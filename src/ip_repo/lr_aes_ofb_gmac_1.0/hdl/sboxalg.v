==> flow/design.v <==
module GF_SQ_2 ( A, Q );
    input  [1:0] A;
    output [1:0] Q;
    assign Q = { A[0], A[1] };
endmodule
module GF_SCLW_2 ( A, Q );
    input  [1:0] A;
    output [1:0] Q;
    assign Q = { (A[1] ^ A[0]), A[1] };
endmodule
module GF_SCLW2_2 ( A, Q );
    input  [1:0] A;
    output [1:0] Q;
    assign Q = { A[0], (A[1] ^ A[0]) };
endmodule
module GF_MULS_2 ( A, ab, B, cd, Q );
    input  [1:0] A;
    input  ab;
    input  [1:0] B;
    input  cd;
    output [1:0] Q;
    wire   abcd, p, q;
    assign abcd = ~(ab & cd);   
    assign p = (~(A[1] & B[1])) ^ abcd;
    assign q = (~(A[0] & B[0])) ^ abcd;
    assign Q = { p, q };
endmodule
module GF_MULS_SCL_2 ( A, ab, B, cd, Q );
    input  [1:0] A;
    input  ab;
    input  [1:0] B;
    input  cd;
    output [1:0] Q;
    wire   t, p, q;
    assign t = ~(A[0] & B[0]);   
    assign p = (~(ab & cd)) ^ t;
    assign q = (~(A[1] & B[1])) ^ t;
    assign Q = { p, q };
endmodule
module GF_INV_4 ( A, Q );
    input  [3:0] A;
    output [3:0] Q;
    wire   [1:0] a, b, c, d, p, q;
    wire   sa, sb, sd;    
    assign a = A[3:2];
    assign b = A[1:0];
    assign sa = a[1] ^ a[0];
    assign sb = b[1] ^ b[0];
    assign c = {    
      ~(a[1] | b[1]) ^ (~(sa & sb)) ,
      ~(sa | sb) ^ (~(a[0] & b[0])) };
    GF_SQ_2 dinv( c, d);
    assign sd = d[1] ^ d[0];
    GF_MULS_2 pmul(d, sd, b, sb, p);
    GF_MULS_2 qmul(d, sd, a, sa, q);
    assign Q = { p, q };
endmodule
module GF_SQ_SCL_4 ( A, Q );
    input  [3:0] A;
    output [3:0] Q;
    wire   [1:0] a, b, ab2, b2, b2N2;
    assign a = A[3:2];
    assign b = A[1:0];
    GF_SQ_2 absq(a ^ b,ab2);
    GF_SQ_2 bsq(b,b2);
    GF_SCLW_2 bmulN2(b2,b2N2);
    assign Q = { ab2, b2N2 };
endmodule
module GF_MULS_4 ( A, a, Al, Ah, aa, B, b, Bl, Bh, bb, Q );
    input  [3:0] A;
    input  [1:0] a;
    input        Al;
    input        Ah;
    input        aa;
    input  [3:0] B;
    input  [1:0] b;
    input        Bl;
    input        Bh;
    input        bb;
    output [3:0] Q;
    wire   [1:0] ph, pl, ps, p;
    wire         t;
    GF_MULS_2 himul(A[3:2], Ah, B[3:2], Bh, ph);
    GF_MULS_2 lomul(A[1:0], Al, B[1:0], Bl, pl);
    GF_MULS_SCL_2 summul( a, aa, b, bb, p);
    assign Q = { (ph ^ p), (pl ^ p) };
endmodule
module GF_INV_8 ( A, Q );
    input  [7:0] A;
    output [7:0] Q;
    wire   [3:0] a, b, c, d, p, q;
    wire   [1:0] sa, sb, sd, t;    
    wire al, ah, aa, bl, bh, bb, dl, dh, dd;    
    wire c1, c2, c3;    
    assign a = A[7:4];
    assign b = A[3:0];
    assign sa = a[3:2] ^ a[1:0];
    assign sb = b[3:2] ^ b[1:0];
    assign al = a[1] ^ a[0];
    assign ah = a[3] ^ a[2];
    assign aa = sa[1] ^ sa[0];
    assign bl = b[1] ^ b[0];
    assign bh = b[3] ^ b[2];
    assign bb = sb[1] ^ sb[0];
    assign c1 = ~(ah & bh);
    assign c2 = ~(sa[0] & sb[0]);
    assign c3 = ~(aa & bb);
    assign c = {    
      (~(sa[0] | sb[0]) ^ (~(a[3] & b[3]))) ^ c1 ^ c3 ,
      (~(sa[1] | sb[1]) ^ (~(a[2] & b[2]))) ^ c1 ^ c2 ,
      (~(al | bl) ^ (~(a[1] & b[1]))) ^ c2 ^ c3 ,
      (~(a[0] | b[0]) ^ (~(al & bl))) ^ (~(sa[1] & sb[1])) ^ c2 };
    GF_INV_4 dinv( c, d);
    assign sd = d[3:2] ^ d[1:0];
    assign dl = d[1] ^ d[0];
    assign dh = d[3] ^ d[2];
    assign dd = sd[1] ^ sd[0];
    GF_MULS_4 pmul(d, sd, dl, dh, dd, b, sb, bl, bh, bb, p);
    GF_MULS_4 qmul(d, sd, dl, dh, dd, a, sa, al, ah, aa, q);
    assign Q = { p, q };
endmodule
module MUX21I ( A, B, s, Q );
    input        A;
    input        B;
    input        s;
    output       Q;
    assign Q = ~ ( s ? A : B );   
endmodule
module SELECT_NOT_8 ( A, B, s, Q );
    input  [7:0] A;
    input  [7:0] B;
    input        s;
    output [7:0] Q;
    MUX21I m7(A[7],B[7],s,Q[7]);
    MUX21I m6(A[6],B[6],s,Q[6]);
    MUX21I m5(A[5],B[5],s,Q[5]);
    MUX21I m4(A[4],B[4],s,Q[4]);
    MUX21I m3(A[3],B[3],s,Q[3]);
    MUX21I m2(A[2],B[2],s,Q[2]);
    MUX21I m1(A[1],B[1],s,Q[1]);
    MUX21I m0(A[0],B[0],s,Q[0]);
endmodule
module bSbox ( A, encrypt, Q );
    input  [7:0] A;
    input        encrypt;   
    output [7:0] Q;
    wire   [7:0] B, C, D, X, Y, Z;
    wire R1, R2, R3, R4, R5, R6, R7, R8, R9;
    wire T1, T2, T3, T4, T5, T6, T7, T8, T9, T10;
assign  R1  = A[7] ^ A[5] ;
assign  R2  = A[7] ~^ A[4] ;
assign  R3  = A[6] ^ A[0] ;
assign  R4  = A[5] ~^  R3  ;
assign  R5  = A[4] ^  R4  ;
assign  R6  = A[3] ^ A[0] ;
assign  R7  = A[2] ^  R1  ;
assign  R8  = A[1] ^  R3  ;
assign  R9  = A[3] ^  R8  ;
assign B[7] =  R7  ~^  R8  ;
assign B[6] =  R5  ;
assign B[5] = A[1] ^  R4  ;
assign B[4] =  R1  ~^  R3  ;
assign B[3] = A[1] ^  R2  ^  R6  ;
assign B[2] = ~ A[0] ;
assign B[1] =  R4  ;
assign B[0] = A[2] ~^  R9  ;
assign Y[7] =  R2  ;
assign Y[6] = A[4] ^  R8  ;
assign Y[5] = A[6] ^ A[4] ;
assign Y[4] =  R9  ;
assign Y[3] = A[6] ~^  R2  ;
assign Y[2] =  R7  ;
assign Y[1] = A[4] ^  R6  ;
assign Y[0] = A[1] ^  R5  ;
    SELECT_NOT_8 sel_in( B, Y, encrypt, Z );
    GF_INV_8 inv( Z, C );
assign  T1  = C[7] ^ C[3] ;
assign  T2  = C[6] ^ C[4] ;
assign  T3  = C[6] ^ C[0] ;
assign  T4  = C[5] ~^ C[3] ;
assign  T5  = C[5] ~^  T1  ;
assign  T6  = C[5] ~^ C[1] ;
assign  T7  = C[4] ~^  T6  ;
assign  T8  = C[2] ^  T4  ;
assign  T9  = C[1] ^  T2  ;
assign  T10  =  T3  ^  T5  ;
assign D[7] =  T4  ;
assign D[6] =  T1  ;
assign D[5] =  T3  ;
assign D[4] =  T5  ;
assign D[3] =  T2  ^  T5  ;
assign D[2] =  T3  ^  T8  ;
assign D[1] =  T7  ;
assign D[0] =  T9  ;
assign X[7] = C[4] ~^ C[1] ;
assign X[6] = C[1] ^  T10  ;
assign X[5] = C[2] ^  T10  ;
assign X[4] = C[6] ~^ C[1] ;
assign X[3] =  T8  ^  T9  ;
assign X[2] = C[7] ~^  T7  ;
assign X[1] =  T6  ;
assign X[0] = ~ C[2] ;
    SELECT_NOT_8 sel_out( D, X, encrypt, Q );
endmodule
module Sbox_r ( A, S, Si, CLK );
    input  [7:0] A;
    output [7:0] S;
    output [7:0] Si;
    input  CLK    ;
    reg    [7:0] S;
    reg    [7:0] Si;
    wire   [7:0] s;
    wire   [7:0] si;
    bSbox sbe(A,1,s);
    bSbox sbd(A,0,si);
    always @ (posedge CLK) begin
    S <= s;
    Si <= si;
    end
endmodule
### Tool chain data of Sbox_r

The steps from the RTL of Sbox_r to its reports follow in flow order.
Lines are those of the file above, counted from 1.
Library cell names are shortened.
A cell with -- has no value.

| set-up | value |
|---|---|
| design top | Sbox_r |
| clock port | CLK |
| library | sky130hd |
| corner | tt_025C_1v80 |

### Word level

Source: Yosys, flattened and elaborated, memories not mapped. Widths are those after wreduce; folded enables and synchronous resets count as part of the registers. Registers that Yosys merges into a memory's read port (data or address) are not register bits. Print and check cells do not count. Equal cells are merged and count once.

| storage and ports | value |
|---|---|
| flip-flop bits (word level) | 16 |
| bits of input ports | 9 |
| output and inout bits | 16 |

| cells by class | value |
|---|---|
| bitwise gates (word level) | 335 |

Operators with widths:

| cell | number |
|---|---|
| bitwise XOR 1 bit | 114 |
| inverter 1 bit | 110 |
| bitwise AND 1 bit | 68 |
| bitwise XOR 2 bit | 14 |
| XNOR 1 bit | 17 |
| OR 1 bit | 12 |

### Logic depth

Longest topological path by Yosys (ltp), each cell counted once; first at word level (registers and memories cut), then after technology mapping (sequential cells cut; the memories' decode and read muxes count).

| depth | value |
|---|---|
| depth after elaboration | 30 |
| ABC_AREA | 0 |
| gate-level depth with buffers | 18 |

### Synthesis result

Yosys stat after the flow's synthesis: flattened, memories mapped to cells. It holds for the ABC_AREA given above (unset counts as 0); a run with the other value may have another netlist.

| mapped netlist | value |
|---|---|
| cell count | 486 |
| mapped area | 3,965.1 um^2 |
| sequential area | 320.3 um^2 |
| flip-flop cells | 16 |
| buffers | 37 |

Cells by type:

| type | number | total area (um^2) |
|---|---|---|
| xnor2_1 | 60 | 525.504 |
| dfxtp_1 | 16 | 320.307 |
| xnor3_1 | 10 | 225.216 |
| xnor2_2 | 13 | 211.453 |
| a21oi_1 | 34 | 170.163 |
| nor2_1 | 42 | 157.651 |
| xor2_1 | 16 | 140.134 |
| nand2_1 | 34 | 127.622 |
| mux2i_1 | 12 | 120.115 |
| nand3_1 | 20 | 100.096 |
| o21ai_0 | 19 | 95.091 |
| o22ai_1 | 14 | 87.584 |
| xnor2_4 | 3 | 82.579 |
| xor2_2 | 5 | 81.328 |
| xnor3_2 | 3 | 71.318 |
| xor3_1 | 3 | 71.318 |
| buf_2 | 14 | 70.067 |
| nor3_1 | 13 | 65.062 |

Not listed: further types 62, cells in them 155.
The figures by module come from a second, unflattened synthesis with its own total; it is not the netlist above.

| second synthesis, totals | value |
|---|---|
| cell total of the unflattened synthesis | 450 |
| area (unflattened synthesis) | 3,986.3 um^2 |

Rows give one instance, submodules left out.

By module:

| module | instances | cells | area (um^2) | sequential area (um^2) |
|---|---|---|---|---|
| GF_INV_8 | 2 | 73 | 600.6 | 0.0 |
| bSbox | 2 | 47 | 519.2 | 0.0 |
| GF_MULS_2 | 12 | 7 | 46.3 | 0.0 |
| Sbox_r | 1 | 18 | 327.8 | 320.3 |
| MUX21I | 32 | 1 | 10.0 | 0.0 |
| GF_INV_4 | 2 | 14 | 93.8 | 0.0 |
| GF_MULS_SCL_2 | 4 | 7 | 46.3 | 0.0 |
| GF_MULS_4 | 4 | 4 | 35.0 | 0.0 |
| GF_SQ_2 | 2 | 2 | 15.0 | 0.0 |
| SELECT_NOT_8 | 4 | 0 | 0.0 | 0.0 |

### Worst setup path after synthesis

Source: OpenSTA report_checks on the synthesized netlist (no wires, ideal clock, input and output delay 20% of the period each), path of least setup slack; recovery checks are left aside. Register names are those of the netlist, which keeps one name where synthesis merged equal registers.

| path after synthesis | value |
|---|---|
| path kind | input to register |
| from | input A[7] |
| to | register Si[3] |
| period | 6.22 ns |
| external input delay | 1.244 ns |
| launch time at the first pin | 1.244 ns |
| arrival time | 5.438 ns |
| setup slack | 0.652 ns |
| delay of the path | 4.324 ns |
| stages | 16 |
| period reached after synthesis | 5.568 ns |

"delay of the path" is the arrival time less input delay plus setup time.
"stages" counts driving pins, that of a launching flip-flop among them; a cell with two outputs on the path counts twice.
"period reached after synthesis" = period - worst setup slack (recovery checks aside). The figure is calculated, with input and output delays left at 20% of the set period.
The rows between start and end are the longest chain of elaborated cells between them; the timing report does not say that the signal goes this way. Where chains are equally long, one stands for them.
A line is the first line of the expression or statement that the cell stems from. Yosys adds cells for indexed reads and writes and turns some case tables into memories.

| on the way, after synthesis | value |
|---|---|
| path through | buf_2 -> xnor2_2 -> inv_2 -> clkbuf_1 -> ha_1 -> clkbuf_1 -> inv_1 -> a32oi_1 -> o311ai_4 -> xnor2_2 -> mux2_2 -> a22oi_1 -> o311a_2 -> xor2_4 -> xnor3_1 -> xnor3_1 |
| cells in the longest elaborated chain | 27 |
| elaborated cells between the ends (all ways) | 124 |
| RTL lines with such cells | 39 |
| those cells by class | logic: 124 |

RTL lines, path after synthesis:

| item | RTL line | RTL |
|---|---|---|
| from (decl) | 206 | `input  [7:0] A;` |
| bitwise XOR 1 bit | 150 | `assign  R1  = A[7] ^ A[5] ;` |
| bitwise XOR 1 bit | 156 | `assign  R7  = A[2] ^  R1  ;` |
| inverter 1 bit | 127 | `assign Q = ~ ( s ? A : B );` |
| bitwise XOR 2 bit | 98 | `assign sb = b[3:2] ^ b[1:0];` |
| OR 1 bit | 109 | `(~(sa[0] \| sb[0]) ^ (~(a[3] & b[3]))) ^ c1 ^ c3 ,` |
| inverter 1 bit | 109 |  |
| bitwise XOR 1 bit x3 | 109 |  |
| [11 not listed] | -- |  |
| inverter 1 bit | 36 | `assign p = (~(ab & cd)) ^ t;` |
| bitwise XOR 1 bit | 36 |  |
| bitwise XOR 2 bit | 86 | `assign Q = { (ph ^ p), (pl ^ p) };` |
| XNOR 1 bit | 180 | `assign  T4  = C[5] ~^ C[3] ;` |
| bitwise XOR 1 bit | 184 | `assign  T8  = C[2] ^  T4  ;` |
| bitwise XOR 1 bit | 199 | `assign X[3] =  T8  ^  T9  ;` |
| inverter 1 bit | 127 |  |
| to (assign) | 218 | `Si <= si;` |
| to (decl) | 208 | `output [7:0] Si;` |

### Path in the finished layout

From the final timing report of run A: the path of least setup slack in the routed layout; clock arrival at registers is part of the times.

| path post-layout | value |
|---|---|
| path kind | input to register |
| from | input A[0] |
| to | register S[2] |
| period | 6.36 ns |
| external input delay | 1.27 ns |
| launch time at the first pin | 1.27 ns |
| arrival time | 6.04 ns |
| setup slack | 0.44 ns |
| stages | 17 |

The rows between start and end are the longest chain of elaborated cells between them; the timing report does not say that the signal goes this way. Where chains are equally long, one stands for them.

| on the way, post-layout | value |
|---|---|
| path through | clkdlybuf4s50_1 -> xnor3_2 -> inv_1 -> ha_1 -> inv_1 -> xnor2_1 -> xnor2_1 -> nor3_2 -> a31oi_2 -> xnor3_1 -> buf_4 -> xnor2_2 -> mux2i_1 -> o21ai_1 -> o311ai_1 -> xor3_2 -> xnor3_1 |
| cells in the longest elaborated chain | 29 |
| elaborated cells between the ends (all ways) | 143 |
| RTL lines with such cells | 47 |
| those cells by class | logic: 143 |

RTL lines, path post-layout:

| item | RTL line | RTL |
|---|---|---|
| from (decl) | 206 | `input  [7:0] A;` |
| bitwise XOR 1 bit | 152 | `assign  R3  = A[6] ^ A[0] ;` |
| bitwise XOR 1 bit | 157 | `assign  R8  = A[1] ^  R3  ;` |
| bitwise XOR 1 bit | 158 | `assign  R9  = A[3] ^  R8  ;` |
| XNOR 1 bit | 166 | `assign B[0] = A[2] ~^  R9  ;` |
| inverter 1 bit | 127 | `assign Q = ~ ( s ? A : B );` |
| bitwise XOR 2 bit | 98 | `assign sb = b[3:2] ^ b[1:0];` |
| OR 1 bit | 109 | `(~(sa[0] \| sb[0]) ^ (~(a[3] & b[3]))) ^ c1 ^ c3 ,` |
| [15 not listed] | -- |  |
| inverter 1 bit | 36 | `assign p = (~(ab & cd)) ^ t;` |
| bitwise XOR 1 bit | 36 |  |
| bitwise XOR 2 bit | 86 | `assign Q = { (ph ^ p), (pl ^ p) };` |
| XNOR 1 bit | 180 | `assign  T4  = C[5] ~^ C[3] ;` |
| bitwise XOR 1 bit | 184 | `assign  T8  = C[2] ^  T4  ;` |
| bitwise XOR 1 bit | 192 | `assign D[2] =  T3  ^  T8  ;` |
| inverter 1 bit | 127 |  |
| to (assign) | 217 | `S <= s;` |
| to (decl) | 207 | `output [7:0] S;` |

Nets of the timed path that keep an RTL name, with a line that drives or declares them; the list need not be complete.

Nets with RTL names, path post-layout:

| net | RTL line |
|---|---|
| sbe.sel_out.m5.Q | 127 |

Record of 2 stored runs of the RTL-to-layout flow on Sbox_r, platform sky130hd. The runs are unordered. Constraints: input delay and output delay 20% of the set period each, output load 0.01 pF.
"reached clock period": clock period set for the run, less the worst setup slack. It is reckoned from that one timing run; input and output delays stay at 20% of the period that was set.
"time of the worst setup path": the worst setup path's part of the clock period (all of it between registers, 20% less for each end at a port) less its slack. A launch clock that arrives late makes it longer, a capture clock that arrives late makes it shorter.
"power" rests on the timing tool's default activity at the inputs, not on a simulated workload.
A setting shown as - is not set for that run.
Results: - = not shown.

| item | run A | run B |
|---|---|---|
| period_ns | 6.36 | 7.75 |
| CAP_MARGIN | 20 | 20 |
| CORE_MARGIN | 2 | 2 |
| CORE_UTILIZATION | 40 | 63 |
| SLEW_MARGIN | 20 | 30 |
| SETUP_SLACK_MARGIN | - | 1.23 |
| CORE_ASPECT_RATIO | - | 1.46 |
| CELL_PAD_IN_SITES_DETAIL_PLACEMENT | - | 1 |
| TNS_END_PERCENT | - | 10 |
| CTS_CLUSTER_SIZE | - | 77 |
| reached clock period (ns) | 5.918 | - |
| utilization of the finished layout (%) | 46.4 | - |
| mapped cell area after synthesis (um^2) | 3,965.1 | - |
| worst hold slack in the final report (ns) | 2.268 | - |
| final setup TNS (ns) | 0.000 | - |
| time of the worst setup path (ns) | 4.65 | - |
| critical path type | input to register | - |
| power (W) | 0.003248 | - |
| standard-cell area after layout (um^2) | 4,489.3 | - |
| worst slack on setup checks (ns) | 0.442 | - |
| total die area (um^2) | 10,724.7 | - |

Run B: no results, clock tree synthesis failed with DPL-0033
